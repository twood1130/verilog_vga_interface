==> flow/design.v <==
module vga_control (
	input wire clock,
	output reg [18:0]mem_add,
	output reg vga_hsync,
	output reg vga_vsync,
	output vga_sync,
	output reg vga_blank,
	output vga_clock);
	assign vga_sync = 0;  
	assign vga_clock = ~clock;
	parameter hres 	= 640;
	parameter hsync	= 96;
	parameter hfront	= 16;
	parameter hback 	= 48;
	parameter htotal	= hfront+hsync+hback+hres;
	parameter vres = 480;
	parameter vsync = 2;
	parameter vfront = 10;
	parameter vback = 33;
	parameter vtotal	= vfront+vsync+vback+vres;
	integer hcount, vcount;
	initial begin
		hcount = 0;
		vcount = 0;
	end
	always @(posedge clock) begin
		if ((hcount < (hres + hfront)) || (hcount > (hres + hfront + hsync))) vga_hsync <= 1'b1;  
		else vga_hsync <= 1'b0;
		if ((vcount < (vres + vfront)) || (vcount > (vres + vfront + vsync))) vga_vsync <= 1'b0;  
		else vga_vsync <= 1'b1;
		if (hcount == htotal) begin  
			hcount = 0;
			vcount = vcount + 1;
		end
		if (vcount == vtotal -1) begin  
			hcount = 0;
			vcount = 0;
		end
		if ((hcount <= hres) && (vcount <= vres)) begin  
			mem_add <= ((vcount * hres) + hcount);
			vga_blank <= 1'b1;
		end
		else vga_blank <=1'b0;
		hcount = hcount + 1;  
	end
endmodule
# From RTL to reports: vga_control
# The steps from the RTL of vga_control to its reports follow in flow order.
# Line numbers count from 1 in the design file above.
# Operators: Yosys type, input widths -> output width; for muxes data width and select width s.
# Library cell names are shortened.
# Not given: -
[design]
top_module = "vga_control"
clk_port = "clock"
lib = "sky130hd"
corner = "tt_025C_1v80"

# Word-level counts
# Source: Yosys, flattened and elaborated, memories not mapped. Widths are those after wreduce; folded enables and synchronous resets count as part of the registers. Registers that Yosys merges into a memory's read port (data or address) are not register bits. Print and check cells do not count. Equal cells are merged and count once.
[op_classes]
add_sub_neg = 3
mul = 1
compare = 6
n_eq = 2
mux = 7
n_logic = 1
n_reduce_logical = 3
[ops]
columns = ["operator", "n"]
rows = [
  ["$mul 32x4->12 const B", 1],
  ["$mux 32", 4],
  ["$eq 32x11->1 const B", 2],
  ["$add 32x2->32 const B", 2],
  ["$gt 32x10->1 const B", 1],
  ["$le 32x10->1 const B", 1],
  ["$lt 32x10->1 const B", 1],
  ["$gt 32x11->1 const B", 1],
  ["$le 32x11->1 const B", 1],
  ["$lt 32x11->1 const B", 1],
  ["$add 19x19->19", 1],
  ["$mux 1", 3],
  ["$logic_or 1x1->1", 2],
  ["$logic_and 1x1->1", 1],
  ["$not 1->1", 1],
]
[word_totals]
register_bits = 86
inputBits = 1
output_inout_bits = 24
elab_cells = 29

# Longest topological paths
# Depth = most cells in a row (Yosys ltp): at word level without a register or memory, in the mapped netlist without a sequential cell, where the memories' decode and read muxes count.
[depth]
depth_word = 7
abc_area = 0
mapped_depth = 29
mapped_depth_nobuf = 25

# After synthesis
# The flow's flattened synthesis, as Yosys stat reports it; memories are mapped. The netlist is that of the ABC_AREA named above (0 if unset); the other value can give another one.
[types]
columns = ["cell", "n", "type_area_um2"]
rows = [
  ["dfxtp_1", 67, 1.34E+03],
  ["edfxtp_1", 19, 570.547],
  ["ha_1", 32, 400.384],
  ["xnor2_1", 45, 394.128],
  ["xor2_1", 39, 341.578],
  ["nor2_1", 65, 243.984],
  ["nand3_1", 37, 185.178],
  ["nand2_1", 41, 153.898],
  ["nand4_1", 20, 125.12],
  ["a21oi_1", 21, 105.101],
  ["nor2b_1", 16, 100.096],
  ["nor3_1", 20, 100.096],
  ["and4_1", 11, 96.342],
  ["nor4_1", 15, 93.84],
  ["inv_1", 21, 78.826],
  ["and3_1", 12, 75.072],
  ["clkbuf_1", 19, 71.318],
  ["nor4_4", 3, 63.811],
]
# Not listed: further types 38, cells in them 96.
[synth_totals]
stdcells = 599
synth_area_um2 = 5312.6
seq_area_um2 = 1911.8
ff_cells = 86
buf_cells = 28

Appendix: measured runs

Design vga_control on sky130hd. What follows are 2 stored runs of the flow, each under its own settings; their order means nothing. The constraints put input and output delay at 20% of the set period each and load the outputs with 0.01 pF.
"achievedPeriod_ns" is the run's clock period less its worst setup slack. It is reckoned from that one timing run; input and output delays stay at 20% of the period that was set.
"worst_path_time_ns" means the part of the period allowed to the worst setup path (the constraints hold back 20% at inputs and 20% at outputs) less its slack; where the path has registers, the arrival times of their clocks count too.
"totalPower_uw" is the tool's figure for a default switching activity; nothing was simulated.

# record 1
==> flow/run.sh <==
#!/bin/bash
# the make line also repeats the synthesis and layout settings of config.mk as NAME=value (left out here)
make -C /OpenROAD-flow-scripts/flow DESIGN_CONFIG=/design/flow/config.mk WORK_HOME=/design/flow/orfs CLKGATE_MAP_FILE= finish
==> flow/config.mk <==
export PLATFORM = sky130hd
export DESIGN_NAME = vga_control
export DESIGN_NICKNAME = vga_control
export VERILOG_FILES = /design/flow/design.v
export SDC_FILE = /design/flow/constraint.sdc
export NUM_CORES = 4
export LEC_CHECK = 0
export ABC_AREA = 0
export CAP_MARGIN = 20
export CELL_PAD_IN_SITES_GLOBAL_PLACEMENT = 3
export CORE_ASPECT_RATIO = 1.94
export CORE_MARGIN = 6
export CORE_UTILIZATION = 48
export HOLD_SLACK_MARGIN = -0.04
export PLACE_DENSITY_LB_ADDON = 0.25
export SLEW_MARGIN = 20
==> flow/constraint.sdc <==
create_clock -name core_clock -period 7.26 [get_ports {clock}]
set_input_delay 1.4520 -clock core_clock [delete_from_list [all_inputs] [get_ports {clock}]]
set_output_delay 1.4520 -clock core_clock [all_outputs]
set_load 0.01 [all_outputs]

==> record 1: results <==
outcome="unfinished; error FLW-0024 in placement"

# record 2
==> flow/run.sh <==
#!/bin/bash
# the make line also repeats the synthesis and layout settings of config.mk as NAME=value (left out here)
make -C /OpenROAD-flow-scripts/flow DESIGN_CONFIG=/design/flow/config.mk WORK_HOME=/design/flow/orfs CLKGATE_MAP_FILE= finish
==> flow/config.mk <==
export PLATFORM = sky130hd
export DESIGN_NAME = vga_control
export DESIGN_NICKNAME = vga_control
export VERILOG_FILES = /design/flow/design.v
export SDC_FILE = /design/flow/constraint.sdc
export NUM_CORES = 4
export LEC_CHECK = 0
export CAP_MARGIN = 20
export CORE_MARGIN = 8
export CORE_UTILIZATION = 37
export CTS_CLUSTER_DIAMETER = 301
export HOLD_SLACK_MARGIN = 0.03
export PLACE_DENSITY_LB_ADDON = 0.19
export SETUP_SLACK_MARGIN = -0.49
export SLEW_MARGIN = 20
==> flow/constraint.sdc <==
create_clock -name core_clock -period 6.08 [get_ports {clock}]
set_input_delay 1.2160 -clock core_clock [delete_from_list [all_inputs] [get_ports {clock}]]
set_output_delay 1.2160 -clock core_clock [all_outputs]
set_load 0.01 [all_outputs]

==> record 2: results <==
synth_chip_area_um2=5312.6
design.die.area_um2=18448.4
stdcell_area_um2=6149.6
util_frac=0.441
setup_worst_slack_ns=0.162
timing.setup.tns_ns=0.000
hold_worst_slack_ns=0.488
totalPower_uw=1195
achievedPeriod_ns=5.918
worst_path_time_ns=5.92
worst_path_kind="reg2reg"
